==> flow/design.v <==
module rt_i2c_timing(
  input rt_i_clk,
  input rt_i_rst,
  input rt_i_en,
  input [15:0] rt_i_len,
  input [5:0] rt_i_clk_div,
  input rt_i_nak,
  output reg rt_o_scl = 1'b1,
  output reg rt_o_sda_valid = 1'b0,
  output reg rt_o_sda_latch = 1'b0,
  output reg rt_o_ack_valid = 1'b0,
  output reg rt_o_ack_latch = 1'b0,
  output reg rt_o_sda = 1'b1,
  output reg rt_o_ack_oe = 1'b1,
  output reg [3:0] rt_o_blank_sync = 4'b0,
  output reg rt_o_ready = 1'b0
);
localparam CONST_DISABLE    = 1'b0;
localparam CONST_ENABLE     = 1'b1;
localparam FSM1_S0_IDLE 	= 3'd0;
localparam FSM1_S1_START   	= 3'd1;
localparam FSM1_S2_DATA   	= 3'd2;
localparam FSM1_S3_DATA8   	= 3'd3;
localparam FSM1_S4_ACK      = 3'd4;
localparam FSM1_S5_BLANKING = 3'd5;
localparam FSM1_S6_STOP		= 3'd6;
localparam FSM1_S7_READY	= 3'd7;
localparam FSM2_S0_PHASE_0 = 4'd1;
localparam FSM2_S1_PHASE_1 = 4'd2;
localparam FSM2_S2_PHASE_2 = 4'd4;
localparam FSM2_S3_PHASE_3 = 4'd8;
reg [5:0] rt_r_div_cnt = 6'd0;
reg rt_r_scl_en = 1'b0;
wire rt_w_div_cnt_eqnz;
reg [2:0] rt_r_fsm1_state = FSM1_S0_IDLE;
wire	  rt_w_bit_cnt_ce;
reg [6:0] rt_r_bit_cnt = 7'd1;
wire      rt_w_len_cnt_eqnz;
wire      rt_w_len_cnt_ce;
wire      rt_w_len_cnt_rst;
reg [15:0]rt_r_len_cnt = 16'd0;
reg		  rt_r_i2c_data_en  = CONST_DISABLE;
reg       rt_r_sda_valid_en = CONST_DISABLE;
reg       rt_r_sda_latch_en = CONST_DISABLE;
wire	  rt_w_i2c_start;
wire	  rt_w_i2c_stop;
reg       rt_r_nak = CONST_DISABLE;
wire rt_w_fsm2_step;
reg [3:0] rt_r_fsm2_state = FSM2_S0_PHASE_0;
wire [3:0]rt_w_phase_sync;
reg rt_r_scl_s = 1'b1;
reg rt_r_sda_s = 1'b1;
reg rt_r_scl_d = 1'b0;
reg rt_r_scl_p = 1'b0;
reg rt_r_sda_p = 1'b1;
always@(posedge rt_i_clk) begin
	if(rt_r_nak)
		rt_r_nak <= ~((rt_r_fsm1_state == FSM1_S5_BLANKING)&rt_w_phase_sync[3]);
	else
		rt_r_nak <= rt_i_nak;
end
assign rt_w_len_cnt_eqnz = |rt_r_len_cnt;
assign rt_w_len_cnt_ce   = (rt_r_fsm1_state == FSM1_S5_BLANKING)&
                           rt_w_phase_sync[3]&
                           ~rt_r_nak;
assign rt_w_len_cnt_rst  = (rt_r_fsm1_state == FSM1_S0_IDLE);
always@(posedge rt_i_clk) begin
  if(rt_i_rst | rt_w_len_cnt_rst)
    rt_r_len_cnt <= rt_i_len;
  else if(rt_w_len_cnt_ce&rt_w_len_cnt_eqnz)
    rt_r_len_cnt <= rt_r_len_cnt - 1'b1;
end
always@(*) begin
  if(rt_i_rst | ~rt_w_i2c_start)begin
    rt_r_scl_s = CONST_ENABLE;
    rt_r_sda_s = CONST_ENABLE;
  end else begin
    rt_r_scl_s = (|rt_r_fsm2_state[1:0])&~(|rt_r_fsm2_state[3:2]);
    rt_r_sda_s = rt_r_fsm2_state[0]&~(|rt_r_fsm2_state[3:1]);
  end
end
always@(*) begin
  if(rt_i_rst | ~rt_r_i2c_data_en)
    rt_r_scl_d = CONST_DISABLE;
  else begin
    rt_r_scl_d = (|rt_r_fsm2_state[2:1])&~(rt_r_fsm2_state[0]|rt_r_fsm2_state[3]);
  end
end
always@(*) begin
  if(rt_i_rst | ~rt_w_i2c_stop) begin
    rt_r_scl_p = CONST_DISABLE;
    rt_r_sda_p = CONST_DISABLE;
  end else begin
    rt_r_scl_p = (|rt_r_fsm2_state[3:2])&~(|rt_r_fsm2_state[1:0]);
    rt_r_sda_p = (|rt_r_fsm2_state[3])&~(|rt_r_fsm2_state[2:0]);
  end
end
always@(posedge rt_i_clk) begin
  rt_o_sda_valid <= (rt_r_sda_valid_en|
					(rt_r_fsm1_state == FSM1_S5_BLANKING)&
					 (rt_w_len_cnt_eqnz |
					 rt_r_nak)) &
                     rt_w_phase_sync[3];
end
always@(posedge rt_i_clk) begin
  rt_o_sda_latch <= rt_r_sda_latch_en & rt_w_phase_sync[1];
end
always@(posedge rt_i_clk) begin
  rt_o_ack_valid <= (rt_r_fsm1_state == FSM1_S3_DATA8) & 
                     rt_w_phase_sync[2];
end
always@(posedge rt_i_clk) begin
  rt_o_ack_latch <= (rt_r_fsm1_state == FSM1_S4_ACK) & 
                     rt_w_phase_sync[0];
end
always@(posedge rt_i_clk) begin
  rt_o_ack_oe <= ~((rt_r_fsm1_state == FSM1_S3_DATA8)&
                    rt_r_fsm2_state[3]|
                   (rt_r_fsm1_state == FSM1_S4_ACK)&
                  (|rt_r_fsm2_state[2:0]));
end
always@(posedge rt_i_clk) begin
  rt_o_blank_sync <= {rt_w_phase_sync[2:0]&
                     {3{(rt_r_fsm1_state == FSM1_S5_BLANKING)}},
                     (rt_r_fsm1_state == FSM1_S4_ACK)&
                     rt_w_phase_sync[3]};
end
always@(posedge rt_i_clk) begin
  if(rt_i_rst)begin
    rt_o_scl <= CONST_ENABLE;
	rt_o_sda <= CONST_ENABLE;
  end else begin
    case(rt_r_fsm1_state)
    FSM1_S0_IDLE:begin
      rt_o_scl <= rt_r_scl_s;
      rt_o_sda <= rt_r_sda_s;
    end
    FSM1_S1_START:begin
      rt_o_scl <= rt_r_scl_s;
      rt_o_sda <= rt_r_sda_s;
    end
    FSM1_S6_STOP:begin
      rt_o_scl <= rt_r_scl_p;
      rt_o_sda <= rt_r_sda_p;
    end
	FSM1_S7_READY: begin
      rt_o_scl <= CONST_ENABLE;
      rt_o_sda <= CONST_ENABLE;
	end
    default:begin
      rt_o_scl <= rt_r_scl_d;
      rt_o_sda <= CONST_DISABLE;
    end
    endcase
  end
end
assign rt_w_div_cnt_eqnz = |rt_r_div_cnt;
always@(posedge rt_i_clk) begin
  if(rt_i_rst | ~rt_w_div_cnt_eqnz)
    rt_r_div_cnt <= rt_i_clk_div;
  else if(rt_w_div_cnt_eqnz&rt_r_scl_en)
    rt_r_div_cnt <= rt_r_div_cnt - 6'd1;
end
always@(posedge rt_i_clk) begin
  if(rt_i_rst)
    rt_r_fsm1_state <= FSM1_S0_IDLE;
  else begin
    case(rt_r_fsm1_state)
    FSM1_S0_IDLE:      rt_r_fsm1_state <= rt_i_en?FSM1_S1_START:FSM1_S0_IDLE;
    FSM1_S1_START:     rt_r_fsm1_state <= rt_w_phase_sync[3]?FSM1_S2_DATA:FSM1_S1_START;
    FSM1_S2_DATA:      rt_r_fsm1_state <= rt_w_phase_sync[3]?(
                                          rt_r_bit_cnt[6]?
                                          FSM1_S3_DATA8:
                                          FSM1_S2_DATA):
                                          FSM1_S2_DATA;
    FSM1_S3_DATA8:     rt_r_fsm1_state <= rt_w_phase_sync[3]?FSM1_S4_ACK:FSM1_S3_DATA8;
    FSM1_S4_ACK:       rt_r_fsm1_state <= rt_w_phase_sync[3]?
	                                      FSM1_S5_BLANKING:
										  FSM1_S4_ACK;
    FSM1_S5_BLANKING:  rt_r_fsm1_state <= rt_w_phase_sync[3]?(
                                          rt_w_len_cnt_eqnz?
                                          FSM1_S2_DATA:(rt_r_nak?
										  FSM1_S2_DATA:
                                          FSM1_S6_STOP)):
                                          FSM1_S5_BLANKING;
    FSM1_S6_STOP:      rt_r_fsm1_state <= rt_w_phase_sync[3]?FSM1_S7_READY:FSM1_S6_STOP;
	FSM1_S7_READY:     rt_r_fsm1_state <= FSM1_S0_IDLE;
    endcase
  end
end
assign rt_w_bit_cnt_ce = (rt_r_fsm1_state == FSM1_S2_DATA);
assign rt_w_i2c_start  = (rt_r_fsm1_state == FSM1_S1_START);
assign rt_w_i2c_stop   = (rt_r_fsm1_state == FSM1_S6_STOP);
always@(*) begin
  case(rt_r_fsm1_state)
  FSM1_S0_IDLE:begin
    rt_r_scl_en       = CONST_DISABLE;
    rt_r_i2c_data_en  = CONST_DISABLE;
	rt_r_sda_latch_en = CONST_DISABLE;
	rt_r_sda_valid_en = CONST_DISABLE;
  end	
  FSM1_S1_START:begin
    rt_r_scl_en       = CONST_ENABLE;
    rt_r_i2c_data_en  = CONST_DISABLE;
	rt_r_sda_latch_en = CONST_DISABLE;
	rt_r_sda_valid_en = CONST_ENABLE;
  end
  FSM1_S2_DATA:begin
    rt_r_scl_en       = CONST_ENABLE;
    rt_r_i2c_data_en  = CONST_ENABLE;
	rt_r_sda_latch_en = CONST_ENABLE;
	rt_r_sda_valid_en = CONST_ENABLE;
  end
  FSM1_S3_DATA8:begin
    rt_r_scl_en       = CONST_ENABLE;
    rt_r_i2c_data_en  = CONST_ENABLE;
	rt_r_sda_latch_en = CONST_ENABLE;
	rt_r_sda_valid_en = CONST_DISABLE;
  end
  FSM1_S4_ACK:begin
    rt_r_scl_en       = CONST_ENABLE;
    rt_r_i2c_data_en  = CONST_ENABLE;
	rt_r_sda_latch_en = CONST_DISABLE;
	rt_r_sda_valid_en = CONST_DISABLE;
  end
  FSM1_S5_BLANKING:begin
    rt_r_scl_en       = CONST_ENABLE;
    rt_r_i2c_data_en  = CONST_DISABLE;
	rt_r_sda_latch_en = CONST_DISABLE;
	rt_r_sda_valid_en = CONST_DISABLE;
  end
  FSM1_S6_STOP:begin
    rt_r_scl_en       = CONST_ENABLE;
    rt_r_i2c_data_en  = CONST_DISABLE;
	rt_r_sda_latch_en = CONST_DISABLE;
	rt_r_sda_valid_en = CONST_DISABLE;
  end
  FSM1_S7_READY:begin
    rt_r_scl_en       = CONST_DISABLE;
    rt_r_i2c_data_en  = CONST_DISABLE;
	rt_r_sda_latch_en = CONST_DISABLE;
	rt_r_sda_valid_en = CONST_DISABLE;
  end
  endcase
end
always@(posedge rt_i_clk) begin
  if(~rt_w_bit_cnt_ce)
    rt_r_bit_cnt <= 7'd1;
  else if(rt_w_bit_cnt_ce&rt_w_phase_sync[3])
    rt_r_bit_cnt <= {rt_r_bit_cnt[6:0], 1'b0};
end
assign rt_w_fsm2_step  = ~rt_w_div_cnt_eqnz&rt_r_scl_en;
assign rt_w_phase_sync = rt_r_fsm2_state&{4{~rt_w_div_cnt_eqnz}};
always@(posedge rt_i_clk) begin
  if(rt_i_rst)
    rt_r_fsm2_state <= FSM2_S0_PHASE_0;
  else if(rt_w_fsm2_step)
    rt_r_fsm2_state <= {rt_r_fsm2_state[2:0], rt_r_fsm2_state[3]};
end
always@(posedge rt_i_clk) begin
  rt_o_ready <= (rt_r_fsm1_state == FSM1_S6_STOP)& rt_w_phase_sync[3];
end
endmodule
[Reports on rt_i2c_timing]
Tool output for the design above, in the order of the flow.
Line numbers count from 1 in the design file above.
Operators carry their Yosys type and port widths (W data, S select, Z words).
Cell names lack the library's common part.
The mark n/a stands for no value.
Inputs
  design top: rt_i2c_timing
  clock: rt_i_clk
  cell library: sky130hd
  timing corner: tt_025C_1v80

[After elaboration]
Yosys after proc, flatten, opt, wreduce and memory -nomap, before mapping. Memory bits, and registers merged into a memory's read port (data or address), are not among the register bits. Print and check cells are not counted.
Yosys's memory passes give these memory sizes; they may raise the number of words (mostly to a power of two), join words into wider ones and drop unused or constant bits.
Cells by class
  add/subtract/negate cells: 2
  equal/unequal tests: 7
  multiplexer cells: 23
  bitwise operators: 43
  reduce/logical cells: 11
Operator list (number)
  $mux W16: 2
  $pmux W3 S8: 1
  $and A1 B1 Y1: 20
  $sub A16 B1 Y16 const B: 1
  $reduce_or A16 Y1: 1
  $not A1 Y1: 12
  $eq A3 B3 Y1 const B: 4
  $mux W6: 2
  $mux W3: 4
  $mux W1: 11
  $or A1 B1 Y1: 9
  $reduce_or A2 Y1: 4
  $eq A3 B2 Y1 const B: 2
  $reduce_or A3 Y1: 2
  $sub A6 B1 Y6 const B: 1
  $reduce_or A6 Y1: 1
  $pmux W1 S3: 2
  $reduce_bool A2 Y1: 2
  $and A4 B4 Y4: 1
  $eq A3 B1 Y1 const B: 1
  $and A3 B3 Y3: 1
  $logic_not A3 Y1: 1
  $mux W2: 1
Word-level totals
  register bits after elaboration: 49
  memory bits (read-only): 32
  memories kept: 1
  input port bits: 26
  output and inout bits: 12
  elaborated cells: 102
Memories
  (no name shown): depth 8, bits a word 4, rd ports 1, write ports 0, RTL line 195  | case(rt_r_fsm1_state)

[Depth]
Longest topological path by Yosys (ltp), each cell counted once; first at word level (registers and memories cut), then after technology mapping (sequential cells cut; the memories' decode and read muxes count).
Depth
  depth after elaboration: 8
  ABC_AREA: 0
  mapped depth: 7
  depth with buffers taken out: 6

[Netlist]
Source: synth_stat.txt of the flow (Yosys; design flattened, memories mapped). It holds for the ABC_AREA given above (unset counts as 0); a run with the other value may have another netlist.
Totals and module areas in this step are rounded.
Cell types
  edfxtp_1: number 22, total area 660.634 um2
  dfxtp_1: number 27, total area 540.518 um2
  ha_1: number 15, total area 187.68 um2
  nand2_1: number 41, total area 153.898 um2
  o21ai_0: number 22, total area 110.106 um2
  nor2_1: number 20, total area 75.072 um2
  xor2_1: number 8, total area 70.067 um2
  a21oi_1: number 11, total area 55.053 um2
  xnor2_1: number 6, total area 52.55 um2
  a31oi_1: number 7, total area 43.792 um2
  and3_1: number 7, total area 43.792 um2
  inv_1: number 9, total area 33.782 um2
  mux2i_1: number 3, total area 30.029 um2
  o31ai_1: number 4, total area 30.029 um2
  clkbuf_8: number 2, total area 27.526 um2
  clkbuf_1: number 7, total area 26.275 um2
  nor2b_1: number 4, total area 25.024 um2
  nor3_1: number 5, total area 25.024 um2
Other cell types: 29; their cells: 46.
Mapped netlist
  standard cells after synthesis: 266
  cell area after synthesis: 2560 um2
  sequential area: 1200 um2
  flip-flops: 49
  buffers: 10

[Worst setup path after synthesis]
Path of least setup slack by OpenSTA after synthesis, without wires, with an ideal clock, recovery checks aside; 20% of the period is set as input and as output delay. Where synthesis merged equal registers, the netlist keeps one of their names.
Path after synthesis
  kind: reg-to-reg
  start point: reg rt_r_div_cnt[0]
  end point: reg rt_r_len_cnt[0]
  clock period: 3250 ps
  setup time: 339 ps
  launch time at the first pin: 0 ps
  data arrival time: 1826 ps
  required time: 2911 ps
  path slack: 1085 ps
  delay of the path: 2165 ps
  driving pins on the path: 7
  buffers on the path: 1
  synthesis period reached: 2165 ps
"delay of the path" is the arrival time less input delay plus setup time.
"driving pins on the path": output pins that drive a net of the path, with the launching flip-flop's if there is one; two outputs of one cell count as two.
"synthesis period reached" = period - worst setup slack (recovery checks aside). The figure is calculated, with input and output delays left at 20% of the set period.
Between the ends stands the longest chain of elaborated cells between them, by number of cells; it is not shown to be the way that was timed. Of several equally long chains one is given.
Each line given opens the expression or statement behind the cell; cells for indexed reads and writes are added by Yosys, which also makes memories of some case tables.
The path ends at the enable pin of a flip-flop; only ways to that pin are counted.
Between the ends, after synthesis
  path through: edfxtp_1 inv_1 ha_1 or4b_4 buf_6 nor2_2 a31o_2
  length of the longest elaborated chain: 7
  elaborated cells between the ends (all ways): 7
  those cells by class: logic (5); reduce/logical (2)
RTL lines, path after synthesis
  start: declaration: RTL line 32  | reg [5:0] rt_r_div_cnt = 6'd0;
  start: assignment: RTL line 160  | rt_r_div_cnt <= rt_i_clk_div;
  start: assignment: RTL line 162  | rt_r_div_cnt <= rt_r_div_cnt - 6'd1;
  $reduce_or A6 Y1: RTL line 157  | assign rt_w_div_cnt_eqnz = |rt_r_div_cnt;
  $not A1 Y1: RTL line 253  | assign rt_w_phase_sync = rt_r_fsm2_state&{4{~rt_w_div_cnt_eqnz}};
  $and A4 B4 Y4: RTL line 253
  $and A1 B1 Y1 (2 in a row): RTL line 63  | assign rt_w_len_cnt_ce   = (rt_r_fsm1_state == FSM1_S5_BLANKING)&
  $and A1 B1 Y1: RTL line 70  | else if(rt_w_len_cnt_ce&rt_w_len_cnt_eqnz)
  $reduce_bool A2 Y1
  end: assignment: RTL line 69  | rt_r_len_cnt <= rt_i_len;
  end: assignment: RTL line 71  | rt_r_len_cnt <= rt_r_len_cnt - 1'b1;
  end: declaration: RTL line 41  | reg [15:0]rt_r_len_cnt = 16'd0;

[Worst path after layout]
Path of least setup slack in the final report of entry B (OpenROAD, finished layout, wires in). Where an end is a register, its clock arrival counts in the times.
The path's times are printed in steps of 10 ps; the period is the one set.
Path post-layout
  kind: reg-to-reg
  start point: reg rt_r_div_cnt[1]
  end point: reg rt_r_len_cnt[2]
  clock period: 1670 ps
  setup time: 270 ps
  launch time at the first pin: 300 ps
  data arrival time: 1940 ps
  required time: 1710 ps
  path slack: -230 ps
  driving pins on the path: 7
  buffers on the path: 1
Between the ends stands the longest chain of elaborated cells between them, by number of cells; it is not shown to be the way that was timed. Of several equally long chains one is given.
The path ends at the enable pin of a flip-flop; only ways to that pin are counted.
Between the ends, post-layout
  path through: edfxtp_1 inv_2 ha_4 or4b_4 nor2_4 a31o_4 buf_12
  length of the longest elaborated chain: 7
  elaborated cells between the ends (all ways): 7
  those cells by class: logic (5); reduce/logical (2)
RTL lines, path post-layout
  start: declaration: RTL line 32  | reg [5:0] rt_r_div_cnt = 6'd0;
  start: assignment: RTL line 160  | rt_r_div_cnt <= rt_i_clk_div;
  start: assignment: RTL line 162  | rt_r_div_cnt <= rt_r_div_cnt - 6'd1;
  $reduce_or A6 Y1: RTL line 157  | assign rt_w_div_cnt_eqnz = |rt_r_div_cnt;
  $not A1 Y1: RTL line 253  | assign rt_w_phase_sync = rt_r_fsm2_state&{4{~rt_w_div_cnt_eqnz}};
  $and A4 B4 Y4: RTL line 253
  $and A1 B1 Y1 (2 in a row): RTL line 63  | assign rt_w_len_cnt_ce   = (rt_r_fsm1_state == FSM1_S5_BLANKING)&
  $and A1 B1 Y1: RTL line 70  | else if(rt_w_len_cnt_ce&rt_w_len_cnt_eqnz)
  $reduce_bool A2 Y1
  end: assignment: RTL line 69  | rt_r_len_cnt <= rt_i_len;
  end: assignment: RTL line 71  | rt_r_len_cnt <= rt_r_len_cnt - 1'b1;
  end: declaration: RTL line 41  | reg [15:0]rt_r_len_cnt = 16'd0;

Add stored flow runs of rt_i2c_timing

Measured data: module rt_i2c_timing, platform sky130hd, 2 stored runs of the flow under differing settings, order arbitrary. Input and output delays are each 20% of the period that was set; the output load is 0.01 pF.
"achieved clock period" is the run's clock period less its worst setup slack. It is reckoned from that one timing run; input and output delays stay at 20% of the period that was set.
"worst setup path time" = time allowed to the worst setup path (clock period - input delay - output delay, where it has them) - its slack; a late launch clock adds to it, a late capture clock takes from it.
"power" is the tool's figure for a default switching activity; nothing was simulated.
"worst setup path time" is known to 10 ps.
The measured numbers are rounded.

Entry A
==> flow/run.sh <==
#!/bin/bash
# the make line also repeats the synthesis and layout settings of config.mk as NAME=value (left out here)
make -C /OpenROAD-flow-scripts/flow DESIGN_CONFIG=/design/flow/config.mk WORK_HOME=/design/flow/orfs CLKGATE_MAP_FILE= finish
==> flow/config.mk <==
export PLATFORM = sky130hd
export DESIGN_NAME = rt_i2c_timing
export DESIGN_NICKNAME = rt_i2c_timing
export VERILOG_FILES = /design/flow/design.v
export SDC_FILE = /design/flow/constraint.sdc
export NUM_CORES = 4
export LEC_CHECK = 0
export CAP_MARGIN = 20
export CELL_PAD_IN_SITES_DETAIL_PLACEMENT = 1
export CELL_PAD_IN_SITES_GLOBAL_PLACEMENT = 2
export CORE_MARGIN = 2
export CORE_UTILIZATION = 69
export GPL_ROUTABILITY_DRIVEN = 1
export PLACE_DENSITY_LB_ADDON = 0.09
export SETUP_SLACK_MARGIN = -0.26
export SLEW_MARGIN = 20
==> flow/constraint.sdc <==
create_clock -name core_clock -period 3.27 [get_ports {rt_i_clk}]
set_input_delay 0.6540 -clock core_clock [delete_from_list [all_inputs] [get_ports {rt_i_clk}]]
set_output_delay 0.6540 -clock core_clock [all_outputs]
set_load 0.01 [all_outputs]

==> results of entry A <==
did not finish, placement stopped with FLW-0024

Entry B
==> flow/run.sh <==
#!/bin/bash
# the make line also repeats the synthesis and layout settings of config.mk as NAME=value (left out here)
make -C /OpenROAD-flow-scripts/flow DESIGN_CONFIG=/design/flow/config.mk WORK_HOME=/design/flow/orfs CLKGATE_MAP_FILE= finish
==> flow/config.mk <==
export PLATFORM = sky130hd
export DESIGN_NAME = rt_i2c_timing
export DESIGN_NICKNAME = rt_i2c_timing
export VERILOG_FILES = /design/flow/design.v
export SDC_FILE = /design/flow/constraint.sdc
export NUM_CORES = 4
export LEC_CHECK = 0
export CAP_MARGIN = 30
export CELL_PAD_IN_SITES_GLOBAL_PLACEMENT = 0
export CORE_MARGIN = 2
export CORE_UTILIZATION = 32
export PLACE_DENSITY_LB_ADDON = 0.02
export SETUP_SLACK_MARGIN = 0.35
export SLEW_MARGIN = 40
==> flow/constraint.sdc <==
create_clock -name core_clock -period 1.67 [get_ports {rt_i_clk}]
set_input_delay 0.3340 -clock core_clock [delete_from_list [all_inputs] [get_ports {rt_i_clk}]]
set_output_delay 0.3340 -clock core_clock [all_outputs]
set_load 0.01 [all_outputs]

==> results of entry B <==
chip area after synthesis (Yosys): 2,560 um2
die area: 8,750 um2
standard-cell area of the final layout: 4,160 um2
utilization: 0.538
worst setup slack after layout: -228 ps
total negative slack: -6,150 ps
worst hold slack: 452 ps
power: 0.00287 W
achieved clock period: 1,898 ps
worst setup path time: 1,900 ps
worst setup path kind: reg-to-reg
