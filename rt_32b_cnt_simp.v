==> flow/design.v <==
module rt_32b_cnt_simp(
  input rt_i_clk,
  input rt_i_rst,
  input rt_i_ce,
  output [31:0] rt_o_cnt
);
reg [31:0] rt_r_cnt = 32'd0;
assign rt_o_cnt = rt_r_cnt;
always@(posedge rt_i_clk) begin
  if(rt_i_rst)
    rt_r_cnt <= 32'd0;
  else if(rt_i_ce)
    rt_r_cnt <= rt_r_cnt + 1'b1;
end
endmodule
Reports on rt_32b_cnt_simp:

What the tools print for rt_32b_cnt_simp, step after step.
Line numbers count from 1 in the design file above.
Operators: Yosys type, input widths -> output width; for muxes data width and select width s.
Cell names lack the library's common part.
Not given: --

* top module: rt_32b_cnt_simp
* clock: rt_i_clk
* library: sky130hd
* corner: tt_025C_1v80

Word level:

Counts by Yosys on the flattened word-level netlist (proc, flatten, opt, wreduce; memories kept). Register bits leave out memories and registers merged into their read ports (data or address); mux counts leave out enables and synchronous resets folded into registers. Print and check cells are left out. Cells with the same type and inputs are merged into one.

* shift-type cells: 0
* divide/modulo/power cells: 0
* add/sub/neg operators: 1
* $lt $le $gt $ge: 0
* $mul: 0
* bitwise gates (word level): 0
* multiplexer cells: 0
* reduce/logical cells: 0
* equal/unequal tests: 0

Operators with widths (count)
* $add 32x1->32 const B: 1

* memory bits (writable): 0
* bits in read-only memories: 0
* output and inout bits: 32
* latch bits: 0
* memories: 0
* register bits after elaboration: 32
* clocked read ports x word width: 0

Logic depth:

Longest topological path by Yosys (ltp), each cell counted once; first at word level (registers and memories cut), then after technology mapping (sequential cells cut; the memories' decode and read muxes count).

* depth in word-level cells: 1
* ABC_AREA: 1
* gate-level depth with buffers: 9

Mapped cells and area:

Source: synth_stat.txt of the flow (Yosys; design flattened, memories mapped). It holds for the ABC_AREA given above (unset counts as 0); a run with the other value may have another netlist.
The area totals of this step are shown rounded.

Cell types
* dfxtp_1: count 32, total area 640.614 um2
* nand2_1: count 55, total area 206.448 um2
* nor2_1: count 40, total area 150.144 um2
* inv_1: count 31, total area 116.362 um2
* nand3_1: count 22, total area 110.106 um2
* a21oi_1: count 20, total area 100.096 um2
* nor2_4: count 8, total area 90.086 um2
* nand2_2: count 11, total area 68.816 um2
* nor2_2: count 11, total area 68.816 um2
* nand4_1: count 8, total area 50.048 um2
* o21ai_0: count 7, total area 35.034 um2
* xnor2_1: count 3, total area 26.275 um2
* nor2_8: count 1, total area 20.019 um2
* nand3_4: count 1, total area 17.517 um2
* o21a_1: count 2, total area 15.014 um2
* ha_1: count 1, total area 12.512 um2
* buf_6: count 1, total area 11.261 um2
* buf_2: count 2, total area 10.01 um2

Other cell types: 7; their cells: 7.

* sequential area: 640.6 um2
* standard cells after synthesis: 263
* mapped area: 1793 um2
* flip-flop cells: 32

Path before layout:

Source: OpenSTA report_checks on the synthesized netlist (no wires, ideal clock, input and output delay 20% of the period each), path of least setup slack; recovery checks are left aside. Register names are those of the netlist, which keeps one name where synthesis merged equal registers.

* kind: reg2reg
* start point: register rt_r_cnt[0]
* end point: register rt_r_cnt[24]
* period: 2.39 ns
* path delay: 1.377 ns
* launch time at the first pin: 0.000 ns
* setup time: 0.115 ns
* setup slack: 1.013 ns
* path buffers: 0
* stages: 9
* arrival time: 1.262 ns
* synthesis period reached: 1.377 ns

"path delay" = arrival - input delay + setup time.
"stages": output pins that drive a net of the path, with the launching flip-flop's if there is one; two outputs of one cell count as two.
"synthesis period reached" = period - worst setup slack (recovery checks aside). The figure is calculated, with input and output delays left at 20% of the set period.
Between the ends stands the longest chain of elaborated cells between them, by number of cells; it is not shown to be the way that was timed. Of several equally long chains one is given.
Each line given opens the expression or statement behind the cell; cells for indexed reads and writes are added by Yosys, which also makes memories of some case tables.

* cells stage by stage: dfxtp_1 ha_1 nand2_2 nor2_4 nand3_4 nor2_2 nand3_1 nand2_1 nor2_1
* cells in the longest elaborated chain: 1
* elaborated cells on any way between the ends: 1
* source lines of those cells: 1

RTL lines, path after synthesis
* from (decl): line 7 `reg [31:0] rt_r_cnt = 32'd0;`
* from (assign): line 11 `rt_r_cnt <= 32'd0;`
* from (assign): line 13 `rt_r_cnt <= rt_r_cnt + 1'b1;`
* $add 32x1->32: line 13
* to (assign): line 11
* to (assign): line 13
* to (decl): line 7

Path in the finished layout:

From the final timing report of job 1: the path of least setup slack in the routed layout; clock arrival at registers is part of the times.

* kind: reg2reg
* start point: register rt_r_cnt[12]
* end point: register rt_r_cnt[24]
* stages: 8
* path buffers: 0
* setup slack: -0.06 ns
* arrival time: 1.64 ns
* setup time: 0.09 ns
* period: 1.33 ns
* launch time at the first pin: 0.34 ns

Between the ends stands the longest chain of elaborated cells between them, by number of cells; it is not shown to be the way that was timed. Of several equally long chains one is given.

* cells stage by stage: dfxtp_4 nand2_1 nor2_1 nand3_1 nor2_4 nand3_2 nand2_1 nor2_1
* cells in the longest elaborated chain: 1
* elaborated cells on any way between the ends: 1
* source lines of those cells: 1

RTL lines, path post-layout
* from (decl): line 7 `reg [31:0] rt_r_cnt = 32'd0;`
* from (assign): line 11 `rt_r_cnt <= 32'd0;`
* from (assign): line 13 `rt_r_cnt <= rt_r_cnt + 1'b1;`
* $add 32x1->32: line 13
* to (assign): line 11
* to (assign): line 13
* to (decl): line 7

Below are 2 stored runs of the flow (Yosys, OpenROAD; platform sky130hd) on rt_32b_cnt_simp, each with its settings and what was measured, unordered. Constraints: input delay and output delay 20% of the set period each, output load 0.01 pF.
"critical setup path time" means the part of the period allowed to the worst setup path (the constraints hold back 20% at inputs and 20% at outputs) less its slack; where the path has registers, the arrival times of their clocks count too.
"total power after layout" is the tool's figure for a default switching activity; nothing was simulated.
Results are given in rounded form.

### Job 1

==> flow/run.sh <==
#!/bin/bash
# the make line also repeats the synthesis and layout settings of config.mk as NAME=value (left out here)
make -C /OpenROAD-flow-scripts/flow DESIGN_CONFIG=/design/flow/config.mk WORK_HOME=/design/flow/orfs CLKGATE_MAP_FILE= finish
==> flow/config.mk <==
export PLATFORM = sky130hd
export DESIGN_NAME = rt_32b_cnt_simp
export DESIGN_NICKNAME = rt_32b_cnt_simp
export VERILOG_FILES = /design/flow/design.v
export SDC_FILE = /design/flow/constraint.sdc
export NUM_CORES = 4
export LEC_CHECK = 0
export ABC_AREA = 1
export CAP_MARGIN = 0
export CORE_MARGIN = 2
export CORE_UTILIZATION = 54
export GPL_TIMING_DRIVEN = 1
export PLACE_DENSITY_LB_ADDON = 0.24
export SETUP_SLACK_MARGIN = 0.05
export SLEW_MARGIN = 20
==> flow/constraint.sdc <==
create_clock -name core_clock -period 1.33 [get_ports {rt_i_clk}]
set_input_delay 0.2660 -clock core_clock [delete_from_list [all_inputs] [get_ports {rt_i_clk}]]
set_output_delay 0.2660 -clock core_clock [all_outputs]
set_load 0.01 [all_outputs]

Results of job 1:
- Post-synthesis cell area: 1793 um2
- Area of the die: 3797 um2
- Std-cell area (final layout): 2565 um2
- Utilization: 82.7%
- Setup slack of the critical path: -0.064 ns
- Worst hold slack in the final report: 0.467 ns
- Total power after layout: 0.001625 W
- Critical setup path time: 1.39 ns
- Worst path kind: reg2reg

### Job 2

==> flow/run.sh <==
#!/bin/bash
# the make line also repeats the synthesis and layout settings of config.mk as NAME=value (left out here)
make -C /OpenROAD-flow-scripts/flow DESIGN_CONFIG=/design/flow/config.mk WORK_HOME=/design/flow/orfs CLKGATE_MAP_FILE= finish
==> flow/config.mk <==
export PLATFORM = sky130hd
export DESIGN_NAME = rt_32b_cnt_simp
export DESIGN_NICKNAME = rt_32b_cnt_simp
export VERILOG_FILES = /design/flow/design.v
export SDC_FILE = /design/flow/constraint.sdc
export NUM_CORES = 4
export LEC_CHECK = 0
export CAP_MARGIN = 40
export CORE_MARGIN = 2
export CORE_UTILIZATION = 26
export CTS_CLUSTER_DIAMETER = 67
export CTS_CLUSTER_SIZE = 34
export MIN_ROUTING_LAYER = met2
export PLACE_DENSITY_LB_ADDON = 0.22
export SETUP_SLACK_MARGIN = 0.15
export SLEW_MARGIN = 20
export TNS_END_PERCENT = 10
==> flow/constraint.sdc <==
create_clock -name core_clock -period 1.57 [get_ports {rt_i_clk}]
set_input_delay 0.3140 -clock core_clock [delete_from_list [all_inputs] [get_ports {rt_i_clk}]]
set_output_delay 0.3140 -clock core_clock [all_outputs]
set_load 0.01 [all_outputs]

Results of job 2:
- Post-synthesis cell area: 1564 um2
- Area of the die: 6652 um2
- Std-cell area (final layout): 2557 um2
- Utilization: 43.7%
- Setup slack of the critical path: -0.172 ns
- Worst hold slack in the final report: 0.488 ns
- Total power after layout: 0.001564 W
- Critical setup path time: 1.74 ns
- Worst path kind: reg2reg
