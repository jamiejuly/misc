==> flow/design.v <==
module rt_32b_cnt(
  input         rt_i_clk,
  input         rt_i_rst,
  input         rt_i_ce,
  output [31:0] rt_o_cnt
);
reg [7:0] rt_r_cnt0 = 8'd0;
reg [7:0] rt_r_cnt1 = 8'd0;
reg [7:0] rt_r_cnt2 = 8'd0;
reg [7:0] rt_r_cnt3 = 8'd0;
wire rt_w_cnt0_full;
wire rt_w_cnt1_full;
wire rt_w_cnt2_full;
assign rt_w_cnt0_full = &rt_r_cnt0;
assign rt_w_cnt1_full = &rt_r_cnt1;
assign rt_w_cnt2_full = &rt_r_cnt2;
assign rt_o_cnt = {rt_r_cnt3, rt_r_cnt2, rt_r_cnt1,rt_r_cnt0};
always@(posedge rt_i_clk) begin
  if(rt_i_rst)
    rt_r_cnt0 <= 8'd0; 
  else if(rt_i_ce) 
    rt_r_cnt0 <= rt_r_cnt0 + 1'b1;
end
always@(posedge rt_i_clk) begin
  if(rt_i_rst)
    rt_r_cnt1 <= 8'd0;
  else if(rt_i_ce&rt_w_cnt0_full)
    rt_r_cnt1 <= rt_r_cnt1 + 1'b1;
end
always@(posedge rt_i_clk) begin
  if(rt_i_rst)
    rt_r_cnt2 <= 8'd0;
  else if(rt_i_ce&rt_w_cnt0_full&rt_w_cnt1_full)
    rt_r_cnt2 <= rt_r_cnt2 + 1'b1;
end
always@(posedge rt_i_clk) begin
  if(rt_i_rst)
    rt_r_cnt3 <= 8'd0;
  else if(rt_i_ce&rt_w_cnt0_full&rt_w_cnt1_full&rt_w_cnt2_full)
    rt_r_cnt3 <= rt_r_cnt3 + 1'b1;
end
endmodule
== Step by step through the tools: rt_32b_cnt ==
What the tools print for rt_32b_cnt, step after step.
Line numbers count from 1 in the design file above.
Operators carry their Yosys type and port widths (W data, S select, Z words).
A cell with n/a has no value.
Set-up
  design top: rt_32b_cnt
  clock port: rt_i_clk
  library: sky130hd
  timing corner: tt_025C_1v80

== After elaboration ==
Source: Yosys, flattened and elaborated, memories not mapped. Widths are those after wreduce; folded enables and synchronous resets count as part of the registers. Registers that Yosys merges into a memory's read port (data or address) are not register bits. Print and check cells do not count. Equal cells are merged and count once.
Word-level totals
  flip-flop bits (word level): 32
  output and inout port bits: 32
Operators by class
  add/sub/neg operators: 4
  bitwise logic cells: 3
  reductions and logical operators: 3
Operators by type and width (number)
  $add A8 B1 Y8 const B: 4
  $reduce_and A8 Y1: 3
  $and A1 B1 Y1: 3

== Depth ==
Yosys ltp: most cells in a row. Word level: on the elaborated netlist, between registers, memories and ports. Mapped: between sequential cells and ports; inverters and the memories' decode and read muxes count.
Depth
  depth in word-level cells: 4
  ABC_AREA: 0
  depth in mapped cells: 7

== After synthesis ==
The flow's flattened synthesis, as Yosys stat reports it; memories are mapped. The netlist is that of the ABC_AREA named above (0 if unset); the other value can give another one.
The area totals of this step are shown rounded.
Synthesis totals
  cells in the netlist: 159
  mapped area: 1430 um2
  area of sequential cells: 640.6 um2
  flip-flops: 32
  buffer cells: 6
Cell types
  sky130_fd_sc_hd__dfxtp_1: number 32, area in all 640.614 um2
  sky130_fd_sc_hd__xor2_1: number 20, area in all 175.168 um2
  sky130_fd_sc_hd__nor2_1: number 31, area in all 116.362 um2
  sky130_fd_sc_hd__nand4_1: number 13, area in all 81.328 um2
  sky130_fd_sc_hd__ha_1: number 4, area in all 50.048 um2
  sky130_fd_sc_hd__xnor2_1: number 5, area in all 43.792 um2
  sky130_fd_sc_hd__nand3_1: number 8, area in all 40.038 um2
  sky130_fd_sc_hd__and3_1: number 6, area in all 37.536 um2
  sky130_fd_sc_hd__nand2_1: number 10, area in all 37.536 um2
  sky130_fd_sc_hd__mux2i_1: number 3, area in all 30.029 um2
  sky130_fd_sc_hd__nand4_2: number 2, area in all 25.024 um2
  sky130_fd_sc_hd__nor4_4: number 1, area in all 21.27 um2
  sky130_fd_sc_hd__a21oi_1: number 4, area in all 20.019 um2
  sky130_fd_sc_hd__clkbuf_1: number 5, area in all 18.768 um2
  sky130_fd_sc_hd__o21ai_0: number 3, area in all 15.014 um2
  sky130_fd_sc_hd__and2_1: number 2, area in all 12.512 um2
  sky130_fd_sc_hd__or3_1: number 2, area in all 12.512 um2
  sky130_fd_sc_hd__nand3_2: number 1, area in all 10.01 um2
Other cell types: 6; their cells: 7.

== Timing after synthesis ==
Path of least setup slack by OpenSTA after synthesis, without wires, with an ideal clock, recovery checks aside; 20% of the period is set as input and as output delay. Where synthesis merged equal registers, the netlist keeps one of their names.
Timing post-synthesis
  kind: register to register
  start: reg rt_r_cnt0[0]
  end: reg rt_r_cnt3[7]
  period: 2880 ps
  time at the first pin: 0 ps
  arrival time: 1832 ps
  required time: 2810 ps
  slack: 978 ps
  delay of the path: 1902 ps
  stages on the path: 7
  buffers on the path: 0
  period reached after synthesis: 1902 ps
"delay of the path" = arrival - input delay + setup time.
"stages on the path" counts driving pins, that of a launching flip-flop among them; a cell with two outputs on the path counts twice.
"period reached after synthesis" is the clock period less the worst setup slack; recovery checks do not enter. This is arithmetic on one report: input and output delays are still those of the set period (20% each).
Between the ends stands the longest chain of elaborated cells between them, by number of cells; it is not shown to be the way that was timed. Of several equally long chains one is given.
A line is the first line of the expression or statement that the cell stems from. Yosys adds cells for indexed reads and writes and turns some case tables into memories.
On the way, post-synthesis
  cells stage by stage: sky130_fd_sc_hd__dfxtp_1 sky130_fd_sc_hd__ha_1 sky130_fd_sc_hd__nand4_2 sky130_fd_sc_hd__nor4_4 sky130_fd_sc_hd__nand3_2 sky130_fd_sc_hd__or4_1 sky130_fd_sc_hd__a21oi_1
  length of the longest elaborated chain: 4
Ends and longest elaborated chain, post-synthesis
  from (decl): line 7  | reg [7:0] rt_r_cnt0 = 8'd0;
  from (assign): line 20  | rt_r_cnt0 <= 8'd0;
  from (assign): line 22  | rt_r_cnt0 <= rt_r_cnt0 + 1'b1;
  $reduce_and A8 Y1: line 14  | assign rt_w_cnt0_full = &rt_r_cnt0;
  $and A1 B1 Y1 (3 in a row): line 39  | else if(rt_i_ce&rt_w_cnt0_full&rt_w_cnt1_full&rt_w_cnt2_full)
  to (assign): line 38  | rt_r_cnt3 <= 8'd0;
  to (assign): line 40  | rt_r_cnt3 <= rt_r_cnt3 + 1'b1;
  to (decl): line 10  | reg [7:0] rt_r_cnt3 = 8'd0;

== Path in the finished layout ==
From the final timing report of job 2: the path of least setup slack in the routed layout; clock arrival at registers is part of the times.
The report prints the path's times to 10 ps; the period is as set.
Timing post-layout
  kind: register to register
  start: reg rt_r_cnt0[1]
  end: reg rt_r_cnt3[7]
  period: 2060 ps
  time at the first pin: 270 ps
  arrival time: 1940 ps
  required time: 2270 ps
  slack: 330 ps
  stages on the path: 7
  buffers on the path: 0
Between the ends stands the longest chain of elaborated cells between them, by number of cells; it is not shown to be the way that was timed. Of several equally long chains one is given.
On the way, post-layout
  cells stage by stage: sky130_fd_sc_hd__dfxtp_4 sky130_fd_sc_hd__ha_4 sky130_fd_sc_hd__nand4_4 sky130_fd_sc_hd__nor4_4 sky130_fd_sc_hd__nand3_2 sky130_fd_sc_hd__or4_1 sky130_fd_sc_hd__a21oi_1
  length of the longest elaborated chain: 4
Ends and longest elaborated chain, post-layout
  from (decl): line 7  | reg [7:0] rt_r_cnt0 = 8'd0;
  from (assign): line 20  | rt_r_cnt0 <= 8'd0;
  from (assign): line 22  | rt_r_cnt0 <= rt_r_cnt0 + 1'b1;
  $reduce_and A8 Y1: line 14  | assign rt_w_cnt0_full = &rt_r_cnt0;
  $and A1 B1 Y1 (3 in a row): line 39  | else if(rt_i_ce&rt_w_cnt0_full&rt_w_cnt1_full&rt_w_cnt2_full)
  to (assign): line 38  | rt_r_cnt3 <= 8'd0;
  to (assign): line 40  | rt_r_cnt3 <= rt_r_cnt3 + 1'b1;
  to (decl): line 10  | reg [7:0] rt_r_cnt3 = 8'd0;

Flow measurements of rt_32b_cnt on sky130hd: 2 stored runs with different settings, listed in no order. Input and output delays are each 20% of the period that was set; the output load is 0.01 pF.
"achieved clock period": clock period set for the run, less the worst setup slack. It is reckoned from that one timing run; input and output delays stay at 20% of the period that was set.
"worst setup path time" means the part of the period allowed to the worst setup path (the constraints hold back 20% at inputs and 20% at outputs) less its slack; where the path has registers, the arrival times of their clocks count too.
"power" is the tool's figure for a default switching activity; nothing was simulated.
"worst setup path time" is given in steps of 10 ps.
Measured values are rounded.

Job 1
==> flow/run.sh <==
#!/bin/bash
# the make line also repeats the synthesis and layout settings of config.mk as NAME=value (left out here)
make -C /OpenROAD-flow-scripts/flow DESIGN_CONFIG=/design/flow/config.mk WORK_HOME=/design/flow/orfs CLKGATE_MAP_FILE= finish
==> flow/config.mk <==
export PLATFORM = sky130hd
export DESIGN_NAME = rt_32b_cnt
export DESIGN_NICKNAME = rt_32b_cnt
export VERILOG_FILES = /design/flow/design.v
export SDC_FILE = /design/flow/constraint.sdc
export NUM_CORES = 4
export LEC_CHECK = 0
export CAP_MARGIN = 35
export CELL_PAD_IN_SITES_DETAIL_PLACEMENT = 1
export CORE_MARGIN = 2
export CORE_UTILIZATION = 66
export GPL_ROUTABILITY_DRIVEN = 1
export MIN_ROUTING_LAYER = met2
export PLACE_DENSITY_LB_ADDON = 0.19
export SETUP_SLACK_MARGIN = -0.19
export SLEW_MARGIN = 30
export TNS_END_PERCENT = 15
==> flow/constraint.sdc <==
create_clock -name core_clock -period 2.11 [get_ports {rt_i_clk}]
set_input_delay 0.4220 -clock core_clock [delete_from_list [all_inputs] [get_ports {rt_i_clk}]]
set_output_delay 0.4220 -clock core_clock [all_outputs]
set_load 0.01 [all_outputs]

==> results of job 1 <==
did not finish, placement stopped with DPL-0033

Job 2
==> flow/run.sh <==
#!/bin/bash
# the make line also repeats the synthesis and layout settings of config.mk as NAME=value (left out here)
make -C /OpenROAD-flow-scripts/flow DESIGN_CONFIG=/design/flow/config.mk WORK_HOME=/design/flow/orfs CLKGATE_MAP_FILE= finish
==> flow/config.mk <==
export PLATFORM = sky130hd
export DESIGN_NAME = rt_32b_cnt
export DESIGN_NICKNAME = rt_32b_cnt
export VERILOG_FILES = /design/flow/design.v
export SDC_FILE = /design/flow/constraint.sdc
export NUM_CORES = 4
export LEC_CHECK = 0
export CAP_MARGIN = 10
export CELL_PAD_IN_SITES_GLOBAL_PLACEMENT = 2
export CORE_MARGIN = 2
export CORE_UTILIZATION = 35
export CTS_CLUSTER_DIAMETER = 61
export GPL_TIMING_DRIVEN = 1
export MAX_ROUTING_LAYER = met4
export PLACE_DENSITY = 0.87
export SETUP_SLACK_MARGIN = 0.27
export SLEW_MARGIN = 40
export TNS_END_PERCENT = 30
==> flow/constraint.sdc <==
create_clock -name core_clock -period 2.06 [get_ports {rt_i_clk}]
set_input_delay 0.4120 -clock core_clock [delete_from_list [all_inputs] [get_ports {rt_i_clk}]]
set_output_delay 0.4120 -clock core_clock [all_outputs]
set_load 0.01 [all_outputs]

==> results of job 2 <==
chip area after synthesis (Yosys): 1430 um2
die area: 4613 um2
standard-cell area of the final layout: 2068 um2
utilization: 52.1 %
worst setup slack after layout: 327 ps
total negative slack: 0 ps
worst hold slack: 497 ps
power: 1.153 mW
achieved clock period: 1733 ps
worst setup path time: 1730 ps
worst setup path kind: register to register
